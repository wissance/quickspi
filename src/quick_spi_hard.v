==> flow/design.v <==
`timescale 1ns / 1ps
module quick_spi_hard #
(
    parameter NUMBER_OF_SLAVES = 2,
    parameter INCOMING_DATA_WIDTH = 8,
    parameter OUTGOING_DATA_WIDTH = 16,
	parameter BITS_ORDER = 1,
	parameter BYTES_ORDER = 0,
	parameter EXTRA_WRITE_SCLK_TOGGLES = 6,
    parameter EXTRA_READ_SCLK_TOGGLES = 4,
    parameter CPOL = 0,
    parameter CPHA = 0,
    parameter MOSI_IDLE_VALUE = 1'b0
)
(
    input wire clk,
    input wire reset_n,
    input wire enable,
    input wire start_transaction,
    input wire[NUMBER_OF_SLAVES-1:0] slave,
    input wire operation,
    output reg end_of_transaction,
    output reg[INCOMING_DATA_WIDTH-1:0] incoming_data,
    input wire[OUTGOING_DATA_WIDTH-1:0] outgoing_data,
    output reg mosi,
    input wire miso,
    output reg sclk,
    output reg[NUMBER_OF_SLAVES-1:0] ss_n);
localparam READ = 1'b0;
localparam WRITE = 1'b1;
localparam READ_SCLK_TOGGLES = (INCOMING_DATA_WIDTH * 2) + 2;
localparam ALL_READ_TOGGLES = EXTRA_READ_SCLK_TOGGLES + READ_SCLK_TOGGLES;
localparam NUMBER_OF_FULL_BYTES = OUTGOING_DATA_WIDTH > 1 ? (OUTGOING_DATA_WIDTH / 8) : 0;
localparam NUMBER_OF_PARTICULAR_BITS = OUTGOING_DATA_WIDTH > (NUMBER_OF_FULL_BYTES * 8) ? 1 : 0;
localparam NUMBER_OF_BYTES = NUMBER_OF_FULL_BYTES + NUMBER_OF_PARTICULAR_BITS;
localparam MAX_BYTES_INDEX = NUMBER_OF_BYTES - 1;
integer sclk_toggle_count;
integer transaction_toggles;
reg spi_clock_phase;
reg[1:0] state;
localparam IDLE = 2'b00;
localparam ACTIVE = 2'b01;
localparam WAIT = 2'b10;
reg[INCOMING_DATA_WIDTH - 1:0] incoming_data_buffer;
reg[OUTGOING_DATA_WIDTH - 1:0] outgoing_data_buffer;
reg[64 - 1:0] intermediate_buffer;
reg[2:0] bit_counter;
reg[3:0] byte_counter;
always @ (posedge clk) 
begin
    if(!reset_n) 
	begin
        end_of_transaction <= 1'b0;
        mosi <= MOSI_IDLE_VALUE;
        sclk <= CPOL;
        ss_n <= {NUMBER_OF_SLAVES{1'b1}};
        sclk_toggle_count <= 0;
        transaction_toggles <= 0;
        spi_clock_phase <= ~CPHA;
        incoming_data <= {INCOMING_DATA_WIDTH{1'b0}};
        incoming_data_buffer <= {INCOMING_DATA_WIDTH{1'b0}};
        outgoing_data_buffer <= {OUTGOING_DATA_WIDTH{1'b0}};
        state <= IDLE;
        bit_counter <= 0;
        byte_counter <= 0;
    end
    else begin
        case(state)
            IDLE: 
			begin                
                if(enable) 
				begin
				    bit_counter <= 0;
                    byte_counter <= 0;
                    if(start_transaction) 
					begin
                        transaction_toggles <= (operation == READ) ? ALL_READ_TOGGLES : EXTRA_WRITE_SCLK_TOGGLES;
						intermediate_buffer = put_data(outgoing_data, BYTES_ORDER);
				        outgoing_data_buffer <= intermediate_buffer[15:0];
                        state <= ACTIVE;
                    end
                end
            end
            ACTIVE: 
			begin
                ss_n[slave] <= 1'b0;
                spi_clock_phase <= ~spi_clock_phase;
                if(ss_n[slave] == 1'b0) 
				begin
                    if(sclk_toggle_count < (OUTGOING_DATA_WIDTH * 2) + transaction_toggles) 
					begin
                        sclk <= ~sclk;
                        sclk_toggle_count <= sclk_toggle_count + 1;
                    end
                end
                if(spi_clock_phase == 1'b0) 
				begin
                    if(operation == READ) 
					begin
                        if(sclk_toggle_count > ((OUTGOING_DATA_WIDTH * 2) + EXTRA_READ_SCLK_TOGGLES)-1) 
						begin
                            incoming_data_buffer <= incoming_data_buffer >> 1;
                            incoming_data_buffer[INCOMING_DATA_WIDTH-1] <=  miso;
                        end
                    end
                end
                else 
				begin 
                    if(sclk_toggle_count < (OUTGOING_DATA_WIDTH * 2) - 1)
					begin
					    if(BITS_ORDER == 0)
					    begin                  
                            mosi <= outgoing_data_buffer[0];  
                            outgoing_data_buffer <= outgoing_data_buffer >> 1;
                        end
                        else
                        begin
                            bit_counter <= bit_counter + 1;
                            mosi <= outgoing_data_buffer[7 - bit_counter];
                            if(bit_counter == 7)
                                outgoing_data_buffer <= outgoing_data_buffer >> 8;   
                        end
                    end
                end
                if(sclk_toggle_count == (OUTGOING_DATA_WIDTH * 2) + transaction_toggles) 
				begin
                    ss_n[slave] <= 1'b1;
                    mosi <= MOSI_IDLE_VALUE;
                    incoming_data <= incoming_data_buffer;
                    incoming_data_buffer <= {INCOMING_DATA_WIDTH{1'b0}};
                    outgoing_data_buffer <= {OUTGOING_DATA_WIDTH{1'b0}};
                    sclk <= CPOL;
                    spi_clock_phase <= ~CPHA;
                    sclk_toggle_count <= 0;
                    end_of_transaction <= 1'b1;
                    state <= WAIT;
                end
            end
            WAIT: 
			begin
                incoming_data <= {INCOMING_DATA_WIDTH{1'b0}};
                end_of_transaction <= 1'b0;
                state <= IDLE;
            end
        endcase
    end
end
function [64 - 1:0] put_data(input reg [64 - 1 : 0] data, input reg order);
    reg [64 - 1:0] result;
    reg[7:0] shift;   
begin
    shift = 64 - NUMBER_OF_BYTES * 8;
	if (order == 1) 
	begin
	      result = {data[7:0], data[15:8], data[23:16], data[31:24], data[39:32], data[47:40], data[55:48], data[63:56]};    
		 if(shift > 0)
		     put_data = result >> shift;
		 else put_data = result;
	end
	else if (order == 0) 
	begin
	    put_data = data;
	end
end
endfunction
endmodule
## Step by step through the tools: quick_spi_hard

Tool output for the design above, in the order of the flow.
Line numbers count from 1 in the design file above.
Operators: Yosys type, input widths -> output width; for muxes data width and select width s.
Library cell names are shortened.
A cell with n/a has no value.

- Design top: quick_spi_hard
- Clock input: clk
- Cell library: sky130hd
- Corner: tt_025C_1v80

## Word level

Yosys after proc, flatten, opt, wreduce and memory -nomap, before mapping. Memory bits, and registers merged into a memory's read port (data or address), are not among the register bits. Print and check cells are not counted. Equal cells are merged and count once.

- Input bits: 24
- Word-level cells: 102
- Bits in registers: 107

- Reduce/logical cells: 16
- $lt $le $gt $ge: 3
- Bitwise logic cells: 7
- Muxes and demuxes: 39
- Equal/unequal tests: 15
- $add $sub $neg: 5
- Shifts and indexed selects: 4

Operators with widths:

| operator | number |
|---|---|
| $mux 32 | 3 |
| $mux 16 | 6 |
| $add 32x2->32 const B | 1 |
| $lt 32x32->1 | 1 |
| $eq 32x32->1 | 1 |
| $lt 32x6->1 const B | 1 |
| $gt 32x7->1 const B | 1 |
| $add 7x32->32 const A | 1 |
| $pmux 16 s2 | 1 |
| $mux 7 | 4 |
| $shiftx 16x4->1 | 1 |
| $pmux 8 s2 | 1 |
| $reduce_bool 2->1 | 6 |
| $reduce_and 4->1 | 3 |
| $mux 1 | 12 |
| $ne 2x2->1 const B | 5 |
| $ne 3x3->1 const B | 3 |
| $reduce_and 3->1 | 3 |
| $mux 3 | 3 |
| $mux 8 | 1 |
| $mux 2 | 4 |
| $shift 1x3->2 const A | 2 |
| $ne 2x1->1 const B | 3 |
| $reduce_and 6->1 | 1 |
| $pmux 3 s2 | 1 |
| $pmux 2 s3 | 1 |
| $mux 5 | 1 |
| $and 2x2->2 | 2 |

Other operator kinds: 14; their cells: 16.

## Logic depth

Longest topological path by Yosys (ltp), each cell counted once; first at word level (registers and memories cut), then after technology mapping (sequential cells cut; the memories' decode and read muxes count).

- Depth in word-level cells: 8
- ABC_AREA: 1
- Mapped depth: 15
- Mapped depth without buffers: 14

## After synthesis

The flow's flattened synthesis, as Yosys stat reports it; memories are mapped. The netlist is that of the ABC_AREA named above (0 if unset); the other value can give another one.

- Flip-flop cells: 79
- Standard cells after synthesis: 674
- Cell area after synthesis: 4605.7 um2

Cell types:

| type | number | area in all (um2) |
|---|---|---|
| dfxtp_1 | 79 | 1.58E+03 |
| nand2_1 | 173 | 649.373 |
| nor2_1 | 86 | 322.81 |
| nand3_1 | 63 | 315.302 |
| a21oi_1 | 57 | 285.274 |
| xor2_1 | 23 | 201.443 |
| inv_1 | 46 | 172.666 |
| nand4_1 | 18 | 112.608 |
| nor2_4 | 9 | 101.347 |
| nor2_2 | 14 | 87.584 |
| ha_1 | 6 | 75.072 |
| nor3_1 | 14 | 70.067 |
| nand2_2 | 8 | 50.048 |
| o21ai_1 | 10 | 50.048 |
| buf_6 | 4 | 45.043 |
| clkbuf_1 | 12 | 45.043 |
| nor2_8 | 2 | 40.038 |
| o21ai_0 | 8 | 40.038 |

Not listed: further types 21, cells in them 42.

## Timing after synthesis

Path of least setup slack by OpenSTA after synthesis, without wires, with an ideal clock, recovery checks aside; 20% of the period is set as input and as output delay. Where synthesis merged equal registers, the netlist keeps one of their names.

- Path kind: flip-flop to flip-flop
- Start point: register sclk_toggle_count[1]
- End point: register sclk_toggle_count[24]
- Data arrival time: 1729 ps
- Time at the first pin: 0 ps
- Library setup time: 132 ps
- Path delay: 1861 ps
- Stages: 12
- Setup slack: 659 ps
- Buffers on the path: 2
- Data required time: 2388 ps
- Clock period: 2520 ps
- Synthesis period reached: 1861 ps

"path delay" is the arrival time less input delay plus setup time.
"stages" counts driving pins, that of a launching flip-flop among them; a cell with two outputs on the path counts twice.
"synthesis period reached" is the clock period less the worst setup slack; recovery checks do not enter. This is arithmetic on one report: input and output delays are still those of the set period (20% each).
Between the ends stands the longest chain of elaborated cells between them, by number of cells; it is not shown to be the way that was timed. Of several equally long chains one is given.
Each line given opens the expression or statement behind the cell; cells for indexed reads and writes are added by Yosys, which also makes memories of some case tables.
At most two assigning lines are given for a register; there are more.

- Cell sequence: dfxtp_1 > inv_1 > ha_1 > nand2_1 > nor3_4 > nand3_2 > nor2_4 > nand2_2 > buf_2 > buf_4 > nand3_1 > a21oi_1
- Cells in the longest elaborated chain: 4
- Elaborated cells on any way between the ends: 9
- RTL lines with such cells: 4
- Those cells by class: add/sub (1); compare (1); eq/ne (2); mux (3); reduce/logical (2)

RTL lines, path post-synthesis:

| element | RTL line | source |
|---|---|---|
| start, declared | 37 | `integer sclk_toggle_count;` |
| start, assigned | 57 | `sclk_toggle_count <= 0;` |
| start, assigned | 93 | `sclk_toggle_count <= sclk_toggle_count + 1;` |
| $add 32x2->32 | 93 |  |
| $mux 32 | 90 | `if(sclk_toggle_count < (OUTGOING_DATA_WIDTH * 2) + transaction_toggles)` |
| $mux 32 | 88 | `if(ss_n[slave] == 1'b0)` |
| $mux 32 | 125 | `if(sclk_toggle_count == (OUTGOING_DATA_WIDTH * 2) + transaction_toggles)` |
| end, assigned | 93 |  |
| end, assigned | 134 | `sclk_toggle_count <= 0;` |
| end, declared | 37 |  |

## Path in the finished layout

Path of least setup slack in the final report of flow run 1 (OpenROAD, finished layout, wires in). Where an end is a register, its clock arrival counts in the times.
The path's times are printed in steps of 10 ps; the period is the one set.

- Path kind: input port to flip-flop
- Start point: input reset_n
- End point: register sclk_toggle_count[2]
- Data required time: 5300 ps
- Stages: 5
- Buffers on the path: 1
- Library setup time: 50 ps
- Input delay: 1000 ps
- Setup slack: 2340 ps
- Time at the first pin: 1000 ps
- Clock period: 5000 ps
- Data arrival time: 2960 ps

At most two assigning lines are given for a register; there are more.

- Cell sequence: clkdlybuf4s50_1 > inv_1 > nor2_1 > o21ai_0 > nor2_1

RTL lines, path after layout:

| element | RTL line | source |
|---|---|---|
| start, declared | 17 | `input wire reset_n,` |
| end, assigned | 57 | `sclk_toggle_count <= 0;` |
| end, assigned | 93 | `sclk_toggle_count <= sclk_toggle_count + 1;` |
| end, declared | 37 | `integer sclk_toggle_count;` |

Chain of elaborated cells between the ends: none given.

# Flow runs of quick_spi_hard

Settings and measured results of 2 stored flow runs for module quick_spi_hard (sky130hd), not sorted in any way. The constraints put input and output delay at 20% of the set period each and load the outputs with 0.01 pF.
"period reached" means the clock period less the worst setup slack. The figure is calculated, with input and output delays left at 20% of the set period.
"total power of the final layout": no workload was simulated; the value follows from the tool's default switching activity.

### Flow run 1

Settings: `period_ns=5.0`, `CORE_UTILIZATION=72`, `SETUP_SLACK_MARGIN=-0.45`, `PLACE_DENSITY=0.75`, `CORE_ASPECT_RATIO=0.9`, `ABC_AREA=1`, `GPL_TIMING_DRIVEN=1`, `SLEW_MARGIN=5`, `CAP_MARGIN=20`, `CORE_MARGIN=2`

- Chip area after synthesis (Yosys): 4605.7 um2
- Final worst hold slack: 466 ps
- Total power of the final layout: 1.294 mW
- Total die area: 7053.4 um2
- Standard-cell area of the final layout: 5117.4 um2
- Worst setup slack after layout: 2341 ps
- Period reached: 2659 ps
- Total negative slack on setup checks: 0 ps

### Flow run 2

Settings: `period_ns=3.06`, `CAP_MARGIN=20`, `CORE_MARGIN=2`, `CORE_UTILIZATION=40`, `SLEW_MARGIN=20`

- Chip area after synthesis (Yosys): 3808.7 um2
- Final worst hold slack: 465 ps
- Total power of the final layout: 2.199 mW
- Total die area: 10318.5 um2
- Standard-cell area of the final layout: 4591.9 um2
- Worst setup slack after layout: 287 ps
- Period reached: 2773 ps
- Total negative slack on setup checks: 0 ps
